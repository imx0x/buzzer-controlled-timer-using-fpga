==> flow/design.v <==
module sevseg(o1,o2,o3,o4,b,clk,i,reset,stop);
output reg[6:0] o1,o2,o3,o4;
output reg[1:0] b;
output  reg i;
input stop,reset;
input clk;
reg [3:0] x1,x2,x3,x4;
reg [28:0] i1,i3,i2,i4;
always @(posedge clk)
begin
	if(reset==1'b1)
		begin
		x1<=0;
		i1<=0;
		end
	else if(stop==1'b1)
	begin
		i1<=i1;	
	end
	else
	begin
		if(i1==26'h7A120) 
			begin
				if(x1!=9)
				begin
					x1<=x1+1;
					i1<=0;
				end
				else
					begin
					x1<=0;
					i1<=0;
					end
			end
		else
			i1<=i1+1;
	end
end
always @(posedge clk)
begin
	if(reset==1'b1)
		begin
		x2<=0;
		i2<=0;
		end
	else if(stop==1'b1)
	begin
		i2<=i2;	
	end
	else
		begin
		if(i2==29'h4C4B40) 
		begin
			if(x2!=9)
			begin
				x2<=x2+1;
				i2<=0;
			end
			else
			begin
				x2<=0;
				i2<=0;
			end
		end
		else
			i2<=i2+1;
	end
end
always @(posedge clk) 
	begin
		i<=1'b0;
	end
always @(posedge clk)  
	begin
if(reset==1'b1)
		begin
		x3<=0;
		i3<=0;
		end
	else if(stop==1'b1)
	begin
		i3<=i3;	
	end
	else
		begin 
		if(i3== 26'h2faf080)  
			begin
				if(x3!=9) 
					begin
						x3<= x3+1;  
						i3<=0;  
					end 
				else
					begin
						x3<=0;  
						i3<=0;  
					end 
			end 
		else 
			i3<=i3+1;  
	end
end
always @(posedge clk)  
begin 
	if(reset==1'b1)
		begin
		x4<=0;
		i4<=0;
		end
	else if(stop==1'b1)
	begin
		i4<=i4;	
	end
	else
		begin
			if(i4== 29'h1dcd6500)  
				begin 
					if(x4!=5)  
						begin 
							x4<=x4+1; 
							i4<=0;  
						end
					else
						begin 
							x4<=0;  
							i4<=0; 
						end 
				end 
			else 
			i4<=i4+1;  
		end
	end
always @(x1)
	case(x1)
		4'h0:o1<=7'b1000000;
		4'h1:o1<=7'b1111001;
		4'h2:o1<=7'b0100100;
		4'h3:o1<=7'b0110000;
		4'h4:o1<=7'b0011001;
		4'h5:o1<=7'b0010010;
		4'h6:o1<=7'b0000010;
		4'h7:o1<=7'b1111000;
		4'h8:o1<=7'b0000000;
		4'h9:o1<=7'b0010000;
	default:o1<=7'b0000000;
	endcase
always @(x2)
	case(x2)
		4'h0:o2<=7'b1000000;
		4'h1:o2<=7'b1111001;
		4'h2:o2<=7'b0100100;
		4'h3:o2<=7'b0110000;
		4'h4:o2<=7'b0011001;
		4'h5:o2<=7'b0010010;
		4'h6:o2<=7'b0000010;
		4'h7:o2<=7'b1111000;
		4'h8:o2<=7'b0000000;
		4'h9:o2<=7'b0010000;
	default:o2<=7'b0000000;
	endcase
always @(x3)  
		case(x3)
			4'h0: o3<=7'b1000000;
			4'h1: o3<=7'b1111001;
			4'h2: o3<=7'b0100100;
			4'h3: o3<=7'b0110000;
			4'h4: o3<=7'b0011001;
			4'h5: o3<=7'b0010010;
			4'h6: o3<=7'b0000010;
			4'h7: o3<=7'b1111000;
			4'h8: o3<=7'b0000000;
			4'h9: o3<=7'b0010000;
			default: o3<= 7'b1111111;  
		endcase
always @(x4)  
		case(x4)
			4'h0: o4 <= 7'b1000000;
			4'h1: o4 <= 7'b1111001;
			4'h2: o4 <= 7'b0100100;
			4'h3: o4 <= 7'b0110000;
			4'h4: o4 <= 7'b0011001;
			4'h5: o4 <= 7'b0010010;  
			default: o4 <= 7'b1111111;
		endcase
always @(posedge clk)
	begin
		if(x3==9 && x4==5)
			begin
				b[1]<=1'b1;
				b[0]<=1'b0;
			end
		else 
				begin
				   b[1]<=1'b0;
					b[0]<=1'b0;
				end 
	end
endmodule
=== Reports on sevseg ===
What the tools print for sevseg, step after step.
Line numbers count from 1 in the design file above.
Operators carry their Yosys type and port widths (W data, S select, Z words).
Cell names lack the library's common part.
The mark -- stands for no value.

* Top module: sevseg
* Clock input: clk
* Standard-cell library: sky130hd
* Library corner: tt_025C_1v80

=== Word level ===
Yosys after proc, flatten, opt, wreduce and memory -nomap, before mapping. Print and check cells are not counted. Equal cells are merged and count once.
Yosys's memory passes give these memory sizes; they may raise the number of words (mostly to a power of two), join words into wider ones and drop unused or constant bits.

* $add $sub $neg: 8
* $mul: 0
* Div/mod/pow operators: 0
* Order comparisons: 0
* Equal/unequal tests: 14
* Shift-type cells: 0
* Muxes and demuxes: 16
* Bitwise operators: 1
* Reduce/logical cells: 6

{| class="wikitable"
|+ Operators by type and width
! cell !! count
|-
| $add A29 B1 Y29 const B || 4
|-
| $mux W29 || 4
|-
| $pmux W7 S6 || 1
|-
| $mux W4 || 10
|-
| $eq A29 B19 Y1 const B || 1
|-
| $eq A29 B23 Y1 const B || 1
|-
| $eq A29 B26 Y1 const B || 1
|-
| $eq A29 B29 Y1 const B || 1
|-
| $add A4 B1 Y4 const B || 4
|-
| $ne A4 B4 Y1 const B || 3
|-
| $reduce_and A2 Y1 || 4
|-
| $eq A4 B2 Y1 const B || 2
|-
| $eq A4 B3 Y1 const B || 2
|-
| $eq A4 B1 Y1 const B || 1
|-
| $ne A4 B3 Y1 const B || 1
|-
| $eq A4 B4 Y1 const B || 1
|-
| $logic_not A4 Y1 || 1
|-
| $logic_and A1 B1 Y1 || 1
|-
| $not A1 Y1 || 1
|-
| $mux W1 || 1
|}

* Register bits after elaboration: 133
* Bits in latches: 0
* Memory bits (writable): 0
* Memory bits (read-only): 336
* Clocked read ports x word width: 21
* Memories: 3
* Output and inout port bits: 31
* Cells after elaboration: 57

{| class="wikitable"
|+ Memory list
! name !! depth !! width !! rd ports !! wr ports !! RTL line !! RTL
|-
| (no name shown) || 16 || 7 || 1 || 0 || 162 || <nowiki>case(x3)</nowiki>
|-
| (no name shown) || 16 || 7 || 1 || 0 || 148 || <nowiki>case(x2)</nowiki>
|-
| (no name shown) || 16 || 7 || 1 || 0 || 134 || <nowiki>case(x1)</nowiki>
|}

=== Logic depth ===
Longest topological path by Yosys (ltp), each cell counted once; first at word level (registers and memories cut), then after technology mapping (sequential cells cut; the memories' decode and read muxes count).

* Depth after elaboration: 4
* ABC_AREA: 0
* Gate-level depth with buffers: 14
* Gate-level depth less buffers: 13

=== After synthesis ===
Source: synth_stat.txt of the flow (Yosys; design flattened, memories mapped). It holds for the ABC_AREA given above (unset counts as 0); a run with the other value may have another netlist.

{| class="wikitable"
|+ Cell types
! type !! count !! total area (µm²)
|-
| dfxtp_1 || 154 || 3.08E+03
|-
| xor2_1 || 76 || 665.638
|-
| nor2_1 || 155 || 581.808
|-
| ha_1 || 29 || 362.848
|-
| xnor2_1 || 37 || 324.061
|-
| nand2_1 || 57 || 213.955
|-
| nand4_1 || 34 || 212.704
|-
| nand3_1 || 36 || 180.173
|-
| inv_1 || 38 || 142.637
|-
| a21oi_1 || 22 || 110.106
|-
| mux2i_1 || 11 || 110.106
|-
| nor3_1 || 22 || 110.106
|-
| and3_1 || 17 || 106.352
|-
| and4_1 || 11 || 96.342
|-
| clkbuf_1 || 21 || 78.826
|-
| nor4b_1 || 9 || 78.826
|-
| nor4_1 || 12 || 75.072
|-
| o21ai_0 || 14 || 70.067
|}

Other cell types: 39; their cells: 100.

* Standard cells after synthesis: 855
* Mapped area: 7422.1 µm²
* Flip-flops: 154
* Buffers: 32

=== Worst setup path after synthesis ===
Path of least setup slack by OpenSTA after synthesis, without wires, with an ideal clock, recovery checks aside; 20% of the period is set as input and as output delay. Where synthesis merged equal registers, the netlist keeps one of their names.

* Path type: in2reg
* Start: input stop
* End: register (no name shown)
* Clock period: 2810 ps
* Setup time: 122 ps
* Arrival time: 2782 ps
* Required time: 2688 ps
* Slack: -94 ps
* Delay of the path: 2342 ps
* Driving pins on the path: 13
* Path buffers: 2
* Synthesis period reached: 2904 ps

"delay of the path" = arrival - input delay + setup time.
"driving pins on the path": output pins that drive a net of the path, with the launching flip-flop's if there is one; two outputs of one cell count as two.
"synthesis period reached" is the clock period less the worst setup slack; recovery checks do not enter. This is arithmetic on one report: input and output delays are still those of the set period (20% each).
The rows between start and end are the longest chain of elaborated cells between them; the timing report does not say that the signal goes this way. Where chains are equally long, one stands for them.
A line is the first line of the expression or statement that the cell stems from. Yosys adds cells for indexed reads and writes and turns some case tables into memories.

* Cells stage by stage: buf_6 -> nor4_1 -> nand4_1 -> or2_1 -> buf_2 -> or3_4 -> a21oi_2 -> inv_1 -> ha_1 -> o21ai_0 -> a221oi_1 -> o21ai_0 -> o22ai_1
* Length of the longest elaborated chain: 4
* Elaborated cells between the ends (all ways): 4
* Classes of those cells: mux (2); logic (1); reduce/logical (1)

{| class="wikitable"
|+ RTL lines, path after synthesis
! element !! RTL line !! RTL
|-
| from (decl) || 5 || <nowiki>input stop,reset;</nowiki>
|-
| $not A1 Y1 || -- ||
|-
| $reduce_and A2 Y1 || -- ||
|-
| $mux W4 (2 in a row) || -- ||
|}

=== Worst path after layout ===
Path of least setup slack in the final report of run B (OpenROAD, finished layout, wires in). Where an end is a register, its clock arrival counts in the times.
The path's times are printed in steps of 10 ps; the period is the one set.

* Path type: reg2reg
* Start: register i2[0]
* End: register (no name shown)
* Clock period: 2000 ps
* Setup time: 100 ps
* Arrival time: 3010 ps
* Required time: 2320 ps
* Slack: -690 ps
* Driving pins on the path: 14
* Path buffers: 1

The rows between start and end are the longest chain of elaborated cells between them; the timing report does not say that the signal goes this way. Where chains are equally long, one stands for them.
At most two assigning lines are given for a register; there are more.

* Cells stage by stage: dfxtp_2 -> inv_2 -> ha_4 -> nor4b_4 -> nand4_1 -> buf_4 -> nor4_4 -> a21oi_2 -> nor2_2 -> ha_4 -> o21ai_2 -> a221oi_2 -> o21ai_1 -> o22ai_1
* Length of the longest elaborated chain: 4
* Elaborated cells between the ends (all ways): 4
* Classes of those cells: eq/ne (1); mux (2); reduce/logical (1)

{| class="wikitable"
|+ RTL lines, path post-layout
! element !! RTL line !! RTL
|-
| from (decl) || 8 || <nowiki>reg [28:0] i1,i3,i2,i4;</nowiki>
|-
| from (assign) || 48 || <nowiki>i2<=i2;</nowiki>
|-
| from (assign) || 66 || <nowiki>i2<=i2+1;</nowiki>
|-
| $eq A29 B23 Y1 || 52 || <nowiki>if(i2==29'h4C4B40)</nowiki>
|-
| $reduce_and A2 Y1 || -- ||
|-
| $mux W4 (2 in a row) || -- ||
|}

## Implementation results

Measured results for sevseg: 2 stored runs of the Yosys and OpenROAD flow on sky130hd. The settings differ; the order carries no meaning. The constraints put input and output delay at 20% of the set period each and load the outputs with 0.01 pF.
"period reached" = clock period - worst setup slack. The figure is calculated, with input and output delays left at 20% of the set period.
"time used up by the worst setup path" is the time allowed to the run's worst setup path (the clock period less input and output delay, where it has them) less its slack. Clock arrival times count: a late capture clock shortens it, a late launch clock lengthens it.
"power" rests on the timing tool's default activity at the inputs, not on a simulated workload.
"time used up by the worst setup path" is known to 10 ps.

=== Run A ===
{| class="wikitable"
! Setting !! Value
|-
| period_ns || 4.7
|-
| CORE_UTILIZATION || 71
|-
| SETUP_SLACK_MARGIN || 0.58
|-
| PLACE_DENSITY || 0.84
|-
| CELL_PAD_IN_SITES_GLOBAL_PLACEMENT || 1
|-
| CELL_PAD_IN_SITES_DETAIL_PLACEMENT || 2
|-
| TNS_END_PERCENT || 60
|-
| MIN_ROUTING_LAYER || met1
|-
| CAP_MARGIN || 20
|-
| CORE_MARGIN || 2
|-
| SLEW_MARGIN || 20
|}
Stopped before the end: placement reported GPL-0301.

=== Run B ===
{| class="wikitable"
! Setting !! Value
|-
| period_ns || 2.0
|-
| CORE_UTILIZATION || 55
|-
| PLACE_DENSITY_LB_ADDON || 0.15
|-
| CORE_ASPECT_RATIO || 1.49
|-
| GPL_ROUTABILITY_DRIVEN || 0
|-
| CTS_CLUSTER_SIZE || 64
|-
| CAP_MARGIN || 0
|-
| CORE_MARGIN || 2
|-
| SLEW_MARGIN || 20
|-
! Result !! Value
|-
| Synthesis area || 7422.1 µm²
|-
| Final design utilization || 82.9%
|-
| Smallest hold slack || 537 ps
|-
| Time used up by the worst setup path || 2690 ps
|-
| Critical path kind || reg2reg
|-
| Overall die area || 14458.3 µm²
|-
| Period reached || 2689 ps
|-
| Power || 0.006468 W
|-
| Setup total negative slack || -10015 ps
|-
| Standard-cell area after routing || 10894.2 µm²
|-
| Worst setup slack after layout || -689 ps
|}
